==> flow/design.v <==
module gcd( input [31:0] a_in,           
            input [31:0] b_in,           
            input start,                 
            input reset_n,               
            input clk,                   
            output reg [31:0] result,   
            output reg done);           
logic [31:0] reg_a;
logic [31:0] reg_b;
logic a_lt_b;
logic b_neq_zero;
  enum reg [1:0]{
	ALOAD_A = 2'b00,
	ASUB_B =  2'b01,
	ALOAD_B = 2'b10,
	AHOLD =   2'b11
  }mux_a;
  enum reg [1:0]{
	BLOAD_B = 2'b00,
	BLOAD_A = 2'b01,
	BHOLD =   2'b10
	} mux_b;
always_ff @(posedge clk, negedge reset_n) 
begin
  if (!reset_n)
	begin
		reg_a <= 0;
	end
	else
		begin	
			case (mux_a)
				ALOAD_A: 
					reg_a <= a_in;
				ASUB_B:
					reg_a <= reg_a - reg_b;
				ALOAD_B:
					reg_a <= reg_b;
				AHOLD:
					reg_a <= reg_a;
			endcase
		end
end
always_ff @(posedge clk, negedge reset_n) 
begin
  if (!reset_n)
	begin
		reg_b <= 0;
	end
  else
	begin
		case(mux_b)
			BLOAD_B: 
				reg_b <= b_in;
			BLOAD_A:
				reg_b <= reg_a;
			BHOLD:
				reg_b <= reg_b;
		endcase
	end
end
assign a_lt_b = (reg_a < reg_b); 
assign b_neq_zero = (reg_b != 0);
assign result = reg_a;
  enum reg [1:0]{
	IDLE = 2'b00,
	RUN =  2'b01,
	DONE = 2'b10,
	XX =    'x
}p_state,n_state;
always_ff @(posedge clk, negedge reset_n)
    if (!reset_n) 
		p_state <= IDLE;
	else
		p_state <= n_state;
always_comb 
begin
  n_state = XX;        
  case (p_state)  
	IDLE:
		begin
			if(start)
				n_state = RUN;
			else
				n_state = IDLE;
		end
	RUN:
		begin
			if(a_lt_b)
				n_state = RUN;
			else if (b_neq_zero)
				n_state = RUN;
			else
				n_state = DONE;
		end
	DONE:
		n_state = IDLE;
  endcase
end
always_comb 
begin
  mux_a = AHOLD;   
  mux_b = BHOLD;
  done = 1'b0;
    case (p_state)
		IDLE:
			if(start)
				begin
					mux_a = ALOAD_A;
					mux_b = BLOAD_B;
				end
			else
				begin
					mux_a = AHOLD;
					mux_b = BHOLD;
				end
		RUN:
			if(a_lt_b)
				begin
					mux_a = ALOAD_B;
					mux_b = BLOAD_A;
				end
			else if(b_neq_zero)
				begin
					mux_a = ASUB_B;
					mux_b = BHOLD;
				end
			else
				begin
					mux_a = AHOLD;
					mux_b = BHOLD;
				end
		DONE:
			begin
				mux_a = AHOLD;
				mux_b = BHOLD;
				done = 1;
			end
	endcase
end
endmodule
**Reports on gcd**

What the tools print for gcd, step after step.
Line numbers count from 1 in the design file above.
Operators: Yosys type, input widths -> output width; for muxes data width and select width s.
Not given: -

- Top module: gcd
- Clock input: clk
- Standard-cell library: sky130hd
- Library corner: tt_025C_1v80

**Word level**

Source: Yosys, flattened and elaborated, memories not mapped. Widths are those after wreduce. Registers that Yosys merges into a memory's read port (data or address) are not register bits. Print and check cells do not count. Equal cells are merged and count once.

- RAM bits: 0
- Memory cells: 0
- Bits in read-only memories: 0
- Bits in latches: 0
- Flip-flop bits (word level): 66
- Word-level cells: 30
- Word width x clocked read ports: 0

- Divide/modulo/power cells: 0
- Mux-type cells: 14
- Reductions and logical operators: 5
- Shift-type cells: 0
- $lt $le $gt $ge: 1
- $mul: 0
- Equal/unequal tests: 6
- $add $sub $neg: 1
- Bitwise logic cells: 0

Operators by type and width:

| operator | number |
|---|---|
| $pmux 32 s3 | 1 |
| $pmux 32 s2 | 1 |
| $sub 32x32->32 | 1 |
| $lt 32x32->1 | 1 |
| $reduce_bool 32->1 | 1 |
| $mux 2 | 7 |
| $pmux 2 s2 | 2 |
| $eq 2x1->1 const B | 3 |
| $eq 2x2->1 const B | 3 |
| $logic_not 2->1 | 3 |
| $pmux 2 s3 | 1 |
| $reduce_bool 2->1 | 1 |
| $mux 1 | 2 |

**Longest topological paths**

Longest topological path by Yosys (ltp), each cell counted once; first at word level (registers and memories cut), then after technology mapping (sequential cells cut; the memories' decode and read muxes count).

- Depth in word-level cells: 6
- ABC_AREA: 0
- Mapped depth: 15
- Gate-level depth less buffers: 12

**Mapped cells and area**

The flow's flattened synthesis, as Yosys stat reports it; memories are mapped. The netlist is that of the ABC_AREA named above (0 if unset); the other value can give another one.

Cells by type:

| type | number | area in all (um2) |
|---|---|---|
| sky130_fd_sc_hd__dfrtp_1 | 66 | 1.65E+03 |
| sky130_fd_sc_hd__ha_1 | 32 | 400.384 |
| sky130_fd_sc_hd__mux2i_1 | 33 | 330.317 |
| sky130_fd_sc_hd__a21oi_1 | 57 | 285.274 |
| sky130_fd_sc_hd__nand2_1 | 71 | 266.506 |
| sky130_fd_sc_hd__nor2_1 | 67 | 251.491 |
| sky130_fd_sc_hd__o21ai_1 | 43 | 215.206 |
| sky130_fd_sc_hd__xnor2_1 | 19 | 166.41 |
| sky130_fd_sc_hd__inv_1 | 40 | 150.144 |
| sky130_fd_sc_hd__a222oi_1 | 12 | 120.115 |
| sky130_fd_sc_hd__o21ai_0 | 24 | 120.115 |
| sky130_fd_sc_hd__a22oi_1 | 11 | 82.579 |
| sky130_fd_sc_hd__a31oi_1 | 13 | 81.328 |
| sky130_fd_sc_hd__buf_2 | 16 | 80.077 |
| sky130_fd_sc_hd__xor2_1 | 8 | 70.067 |
| sky130_fd_sc_hd__a21o_1 | 8 | 60.058 |
| sky130_fd_sc_hd__o211ai_1 | 8 | 60.058 |
| sky130_fd_sc_hd__buf_6 | 5 | 56.304 |

Other cell types: 48; their cells: 112.

- Sequential area: 1677.9 um2
- Mapped flip-flops: 67
- Standard cells after synthesis: 645
- Synthesis area: 5378.9 um2

**Path before layout**

Source: OpenSTA report_checks on the synthesized netlist (no wires, ideal clock, input and output delay 20% of the period each), path of least setup slack; recovery checks are left aside. Register names are those of the netlist, which keeps one name where synthesis merged equal registers.

- Path kind: flip-flop to flip-flop
- Start: register reg_a[0]
- End: register reg_a[10]
- Slack: 810 ps
- Path buffers: 2
- Library setup time: 130 ps
- Arrival time: 2980 ps
- Clock period: 3920 ps
- Time at the first pin: 0 ps
- Data required time: 3790 ps
- Stages on the path: 15
- Delay of the path: 3110 ps
- Synthesis period reached: 3110 ps

"delay of the path" is the arrival time less input delay plus setup time.
"stages on the path" counts driving pins, that of a launching flip-flop among them; a cell with two outputs on the path counts twice.
"synthesis period reached" = period - worst setup slack (recovery checks aside). The figure is calculated, with input and output delays left at 20% of the set period.
Between the ends stands the longest chain of elaborated cells between them, by number of cells; it is not shown to be the way that was timed. Of several equally long chains one is given.
A line is the first line of the expression or statement that the cell stems from. Yosys adds cells for indexed reads and writes and turns some case tables into memories.
A register here has more assigning lines than the two given.

- Path through: sky130_fd_sc_hd__dfrtp_1 > sky130_fd_sc_hd__inv_1 > sky130_fd_sc_hd__ha_1 > sky130_fd_sc_hd__inv_1 > sky130_fd_sc_hd__fa_1 > sky130_fd_sc_hd__a211oi_2 > sky130_fd_sc_hd__o31ai_2 > sky130_fd_sc_hd__o21ai_2 > sky130_fd_sc_hd__a311oi_4 > sky130_fd_sc_hd__or3_1 > sky130_fd_sc_hd__buf_6 > sky130_fd_sc_hd__a21o_4 > sky130_fd_sc_hd__buf_6 > sky130_fd_sc_hd__a222oi_1 > sky130_fd_sc_hd__a21oi_1
- Cells in the longest elaborated chain: 5
- Elaborated cells between the ends (all ways): 9
- RTL lines with such cells: 5
- Classes of those cells: add/sub (1); compare (1); eq/ne (3); mux (3); reduce/logical (1)

Ends and longest elaborated chain, after synthesis:

| what | line | RTL |
|---|---|---|
| start, declared | 8 | `logic [31:0] reg_a;` |
| start, assigned | 33 | `reg_a <= a_in;` |
| start, assigned | 35 | `reg_a <= reg_a - reg_b;` |
| $lt 32x32->1 | 61 | `assign a_lt_b = (reg_a < reg_b);` |
| $mux 2 | 117 | `if(a_lt_b)` |
| $pmux 2 s2 | 104 | `case (p_state)` |
| $eq 2x2->1 | 31 | `case (mux_a)` |
| $pmux 32 s3 | 31 |  |
| end, assigned | 33 |  |
| end, assigned | 35 |  |
| end, declared | 8 |  |

**Path in the finished layout**

From the final timing report of flow run 1: the path of least setup slack in the routed layout; clock arrival at registers is part of the times.
The path's times are printed in steps of 10 ps; the period is the one set.

- Path kind: flip-flop to flip-flop
- Start: register reg_b[0]
- End: register reg_a[21]
- Clock period: 4650 ps
- Library setup time: 70 ps
- Path buffers: 1
- Stages on the path: 12
- Data required time: 4950 ps
- Time at the first pin: 360 ps
- Slack: 420 ps
- Arrival time: 4530 ps

Between the ends stands the longest chain of elaborated cells between them, by number of cells; it is not shown to be the way that was timed. Of several equally long chains one is given.
A register here has more assigning lines than the two given.

- Path through: sky130_fd_sc_hd__dfrtp_1 > sky130_fd_sc_hd__ha_1 > sky130_fd_sc_hd__inv_1 > sky130_fd_sc_hd__fa_1 > sky130_fd_sc_hd__a211oi_2 > sky130_fd_sc_hd__o31ai_2 > sky130_fd_sc_hd__o21ai_2 > sky130_fd_sc_hd__a311oi_4 > sky130_fd_sc_hd__o41ai_4 > sky130_fd_sc_hd__clkbuf_1 > sky130_fd_sc_hd__o21ai_0 > sky130_fd_sc_hd__a31oi_1
- Cells in the longest elaborated chain: 6
- Elaborated cells between the ends (all ways): 11
- RTL lines with such cells: 7
- Classes of those cells: add/sub (1); compare (1); eq/ne (3); mux (4); reduce/logical (2)

Ends and longest elaborated chain, after layout:

| what | line | RTL |
|---|---|---|
| start, declared | 9 | `logic [31:0] reg_b;` |
| start, assigned | 53 | `reg_b <= b_in;` |
| start, assigned | 55 | `reg_b <= reg_a;` |
| $reduce_bool 32->1 | 62 | `assign b_neq_zero = (reg_b != 0);` |
| $mux 2 | 122 | `else if(b_neq_zero)` |
| $mux 2 | 117 | `if(a_lt_b)` |
| $pmux 2 s2 | 104 | `case (p_state)` |
| $eq 2x2->1 | 31 | `case (mux_a)` |
| $pmux 32 s3 | 31 |  |
| end, assigned | 33 | `reg_a <= a_in;` |
| end, assigned | 35 | `reg_a <= reg_a - reg_b;` |
| end, declared | 8 | `logic [31:0] reg_a;` |

## Implementation results

Design gcd on sky130hd. What follows are 2 stored runs of the flow, each under its own settings; their order means nothing. The constraints put input and output delay at 20% of the set period each and load the outputs with 0.01 pF.
"clock period achieved": clock period set for the run, less the worst setup slack. It is reckoned from that one timing run; input and output delays stay at 20% of the period that was set.
Among the settings, n/a means not set for that run.

| name | flow run 1 | flow run 2 |
|---|---|---|
| period_ns | 4.65 | 3.08 |
| CORE_UTILIZATION | 21 | 36 |
| SETUP_SLACK_MARGIN | 0.06 | -0.1 |
| PLACE_DENSITY_LB_ADDON | 0.07 | 0.25 |
| CORE_ASPECT_RATIO | 0.65 | n/a |
| CELL_PAD_IN_SITES_DETAIL_PLACEMENT | 0 | n/a |
| TNS_END_PERCENT | 15 | n/a |
| GPL_TIMING_DRIVEN | 0 | 0 |
| CTS_CLUSTER_SIZE | 16 | 81 |
| CAP_MARGIN | 5 | 20 |
| MIN_ROUTING_LAYER | met2 | met1 |
| MAX_ROUTING_LAYER | met5 | met4 |
| CORE_MARGIN | 2 | 2 |
| SLEW_MARGIN | 20 | 20 |
| CTS_CLUSTER_DIAMETER | n/a | 190 |
| setup slack of the worst path (ps) | 422 | -61 |
| area inside the die boundary (um2) | 26939.9 | 15935.3 |
| utilization in the final report | 0.281 | 0.519 |
| clock period achieved (ps) | 4228 | 3141 |
| synthesis area (um2) | 5378.9 | 5378.9 |
| total negative slack (ps) | 0 | -936 |
